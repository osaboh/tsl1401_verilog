==> flow/design.v <==
module tsl1401
    (
     input 	clk,
     input 	reset,
     output reg sensor_clk,
     output reg sensor_si,
     output reg mcu_ad_trig
     );
    localparam DIV_RATIO                = (8'D10);   
    localparam STATE_HIGH_Z             = 2'b00;
    localparam STATE_INTERNAL_RESET     = 2'b01;
    localparam STATE_PIXEL_INTEGRATING 	= 2'b10;
    localparam STATE_WAIT_TQT           = 2'b11;
    localparam CNT_SI_START             = 0;
    localparam CNT_INTERNAL_RESET_END   = (CNT_SI_START + 18);
    localparam CNT_INTEGRATION_END      = (CNT_SI_START + 129);
    localparam CNT_WAIT_TQT_END         = (CNT_INTEGRATION_END + 5);
    reg [7:0] clk_div;
    reg [7:0] state_count;
    reg [1:0] state;
    always @(posedge clk) begin
	if (reset == 1'b1) begin
	    clk_div   <= 8'b0;
	    state_count <= 8'b0;
	    sensor_clk   <= 1'b0;
	end
	else if (clk_div == DIV_RATIO - 1) begin
	    clk_div   <= 8'b0;
	    state_count <= state_count  + 8'b1;
	    sensor_clk <= ~state_count[0];
	end
	else begin
	    clk_div   <= clk_div + 8'b1;
	end
    end
    always @(posedge clk) begin
	if (reset == 1'b1) begin
	    mcu_ad_trig <= 1'b0;
	end
	else if (state  == STATE_INTERNAL_RESET || state == STATE_PIXEL_INTEGRATING) begin
	    if (sensor_si != 1'b1) begin
		mcu_ad_trig <= ~sensor_clk;
	    end
	end
    end
    always @(posedge clk) begin
	if (reset == 1'b1) begin
	    sensor_si <= 1'b0;
	    state  <= STATE_HIGH_Z;
	end
	else begin
	    case (state)
		STATE_HIGH_Z: begin
		    if (state_count == CNT_SI_START) begin
			sensor_si <= 1'b1;
			state <= STATE_INTERNAL_RESET;
		    end
		end
		STATE_INTERNAL_RESET: begin
		    if (state_count == CNT_INTERNAL_RESET_END) begin
			state <= STATE_PIXEL_INTEGRATING;
		    end
		    else if (state_count == CNT_SI_START + 2) begin
			sensor_si <= 1'b0;
		    end
		end
		STATE_PIXEL_INTEGRATING: begin
		    if (state_count == CNT_INTEGRATION_END) begin
			state 	  <= STATE_WAIT_TQT;
		    end
		end
		STATE_WAIT_TQT: begin
		    if (state_count == CNT_WAIT_TQT_END) begin
			state_count <= 8'b0;
			sensor_si <= 1'b1;
			state 	  <= STATE_INTERNAL_RESET;
		    end
		end
	    endcase
	end
    end
endmodule
## From RTL to reports: tsl1401

What the tools print for tsl1401, step after step.
Lines are those of the file above, counted from 1.
Cell names lack the library's common part.
Not given: --

| design | value |
|---|---|
| top module | tsl1401 |
| clock port | clk |
| standard-cell library | sky130hd |
| timing corner | tt_025C_1v80 |

## Word-level counts

Source: Yosys, flattened and elaborated, memories not mapped. Widths are those after wreduce. Registers that Yosys merges into a memory's read port (data or address) are not register bits. Print and check cells do not count. Equal cells are merged and count once.

| operators by class | value |
|---|---|
| $add $sub $neg | 1 |
| eq/ne operators | 4 |
| multiplexer cells | 2 |
| bitwise gates (word level) | 5 |
| reductions and logical operators | 8 |

Operators by type and width:

| operator | count |
|---|---|
| adder 8 x 1 -> 8 bit (second input constant) | 1 |
| == test 8 x 4 -> 1 bit (second input constant) | 1 |
| NOT 1 bit | 5 |
| == test 2 bit (second input constant) | 2 |
| AND reduction 4 bit | 1 |
| nonzero test 4 bit | 1 |
| AND reduction 3 bit | 1 |
| nonzero test 3 bit | 1 |
| == test 2 x 1 -> 1 bit (second input constant) | 1 |
| zero test 2 bit | 1 |
| AND reduction 2 bit | 1 |
| OR reduction 2 bit | 1 |
| two-way mux 2 bit | 1 |
| logical OR 1 bit | 1 |
| two-way mux 1 bit | 1 |

| storage and ports | value |
|---|---|
| register bits | 13 |
| input bits | 2 |
| output and inout port bits | 3 |
| elaborated cells | 25 |

## Logic depth

Longest topological path by Yosys (ltp), each cell counted once; first at word level (registers and memories cut), then after technology mapping (sequential cells cut; the memories' decode and read muxes count).

| logic depth | value |
|---|---|
| word-level depth | 3 |
| ABC_AREA | 0 |
| mapped depth | 5 |
| gate-level depth less buffers | 5 |

## Mapped cells and area

Source: synth_stat.txt of the flow (Yosys; design flattened, memories mapped). It holds for the ABC_AREA given above (unset counts as 0); a run with the other value may have another netlist.
The area totals of this step are shown rounded.

| mapped netlist | value |
|---|---|
| mapped cells | 59 |
| mapped area | 560.5 um^2 |
| sequential part of the area | 300.3 um^2 |
| flip-flop cells | 15 |
| buffer cells | 1 |

Cells by type:

| cell | count | total area (um^2) |
|---|---|---|
| dfxtp_1 | 15 | 300.288 |
| nor2_1 | 11 | 41.29 |
| a21oi_1 | 5 | 25.024 |
| ha_1 | 2 | 25.024 |
| or3_1 | 4 | 25.024 |
| nand3_1 | 4 | 20.019 |
| o21ai_0 | 4 | 20.019 |
| xor2_1 | 2 | 17.517 |
| and4bb_4 | 1 | 16.266 |
| nand4_2 | 1 | 12.512 |
| nor2b_1 | 2 | 12.512 |
| a21oi_2 | 1 | 8.758 |
| xnor2_1 | 1 | 8.758 |
| a21o_1 | 1 | 7.507 |
| inv_1 | 2 | 7.507 |
| nor3_1 | 1 | 5.005 |
| clkbuf_1 | 1 | 3.754 |
| nand2_1 | 1 | 3.754 |

## Worst setup path after synthesis

OpenSTA on the mapped netlist: ideal clock, no wires. The path of least setup slack (recovery checks aside). Input and output delay are each 20% of the period. Register names are those of the netlist, which keeps one name where synthesis merged equal registers.

| timing post-synthesis | value |
|---|---|
| kind | register to register |
| start point | register clk_div[0] |
| end point | register clk_div[6] |
| clock period | 1.31 ns |
| setup time | 0.070 ns |
| time at the first pin | 0.000 ns |
| data arrival time | 1.114 ns |
| required time | 1.240 ns |
| setup slack | 0.126 ns |
| delay of the path | 1.184 ns |
| driving pins on the path | 5 |
| buffers on the path | 0 |
| synthesis period reached | 1.184 ns |

"delay of the path" is the arrival time less input delay plus setup time.
"driving pins on the path": output pins that drive a net of the path, with the launching flip-flop's if there is one; two outputs of one cell count as two.
"synthesis period reached" = period - worst setup slack (recovery checks aside). The figure is calculated, with input and output delays left at 20% of the set period.
Between the ends stands the longest chain of elaborated cells between them, by number of cells; it is not shown to be the way that was timed. Of several equally long chains one is given.
A line is the first line of the expression or statement that the cell stems from. Yosys adds cells for indexed reads and writes and turns some case tables into memories.
At most two assigning lines are given for a register; there are more.

| between the ends, post-synthesis | value |
|---|---|
| cells stage by stage | dfxtp_1 ha_1 inv_1 or3_1 a21oi_1 |
| cells in the longest elaborated chain | 2 |
| elaborated cells between the ends (all ways) | 3 |
| source lines of those cells | 2 |
| those cells by class | add/sub (1); eq/ne (1); reduce/logical (1) |

Ends and longest elaborated chain, post-synthesis:

| element | line | text |
|---|---|---|
| from (decl) | 18 | `reg [7:0] clk_div;` |
| from (assign) | 23 | `clk_div <= 8'b0;` |
| from (assign) | 33 | `clk_div <= clk_div + 8'b1;` |
| == test 8 x 4 -> 1 bit | 27 | `else if (clk_div == DIV_RATIO - 1) begin` |
| OR reduction 2 bit | -- |  |
| to (assign) | 28 | `clk_div <= 8'b0;` |
| to (assign) | 33 |  |
| to (decl) | 18 |  |

## Worst path after layout

From the final timing report of record 1: the path of least setup slack in the routed layout; clock arrival at registers is part of the times.

| timing post-layout | value |
|---|---|
| kind | register to output |
| start point | register sensor_si |
| end point | output port sensor_si |
| clock period | 1.76 ns |
| external output delay | 0.35 ns |
| time at the first pin | 0.29 ns |
| data arrival time | 1.22 ns |
| required time | 1.41 ns |
| setup slack | 0.18 ns |
| driving pins on the path | 2 |
| buffers on the path | 1 |

At most two assigning lines are given for a register; there are more.

| between the ends, post-layout | value |
|---|---|
| cells stage by stage | dfxtp_1 clkdlybuf4s50_1 |
| cells in the longest elaborated chain | 0 |
| elaborated cells between the ends (all ways) | 0 |
| source lines of those cells | 0 |

Ends and longest elaborated chain, post-layout:

| element | line | text |
|---|---|---|
| from (decl) | 6 | `output reg sensor_si,` |
| from (assign) | 48 | `sensor_si <= 1'b0;` |
| from (assign) | 55 | `sensor_si <= 1'b1;` |
| to (decl) | 6 |  |

Below are 2 stored runs of the flow (Yosys, OpenROAD; platform sky130hd) on tsl1401, each with its settings and what was measured, unordered. Constraints: input delay and output delay 20% of the set period each, output load 0.01 pF.
"achieved clock period" means the clock period less the worst setup slack. The figure is calculated, with input and output delays left at 20% of the set period.
By "worst setup path time" is meant the share of the clock period that the worst setup path is allowed (20% is reserved at inputs, 20% at outputs), minus its slack. Clock arrival times at its registers enter into it.
By "power consumption" is meant OpenSTA's value without simulated activity: inputs other than the clock are taken to toggle once in ten clock periods, and the tool carries that through the logic.
Values from the reports are rounded here.

#### Record 1

| setting | value |
|---|---|
| period_ns | `1.76` |
| CORE_UTILIZATION | `35` |
| PLACE_DENSITY_LB_ADDON | `0.21` |
| CELL_PAD_IN_SITES_DETAIL_PLACEMENT | `1` |
| CTS_CLUSTER_DIAMETER | `310` |
| CAP_MARGIN | `20` |
| SLEW_MARGIN | `35` |
| CORE_MARGIN | `2` |

| result | value |
|---|---|
| post-synthesis cell area | 560.5 um^2 |
| standard-cell area of the final layout | 651.9 um^2 |
| power consumption | 0.5995 mW |
| achieved clock period | 1.575 ns |
| die outline area | 1938 um^2 |
| worst setup slack after layout | 0.185 ns |
| utilization | 43.3% |
| final worst hold slack | 0.473 ns |
| worst setup path time | 1.22 ns |
| critical path kind | register to output |
| final setup TNS | 0.000 ns |

#### Record 2

| setting | value |
|---|---|
| period_ns | `1.33` |
| CORE_UTILIZATION | `30` |
| CAP_MARGIN | `20` |
| CORE_MARGIN | `2` |
| SLEW_MARGIN | `20` |

| result | value |
|---|---|
| post-synthesis cell area | 560.5 um^2 |
| standard-cell area of the final layout | 660.6 um^2 |
| power consumption | 0.7940 mW |
| achieved clock period | 1.224 ns |
| die outline area | 2230 um^2 |
| worst setup slack after layout | 0.106 ns |
| utilization | 37.8% |
| final worst hold slack | 0.468 ns |
| worst setup path time | 1.22 ns |
| critical path kind | register to register |
| final setup TNS | 0.000 ns |
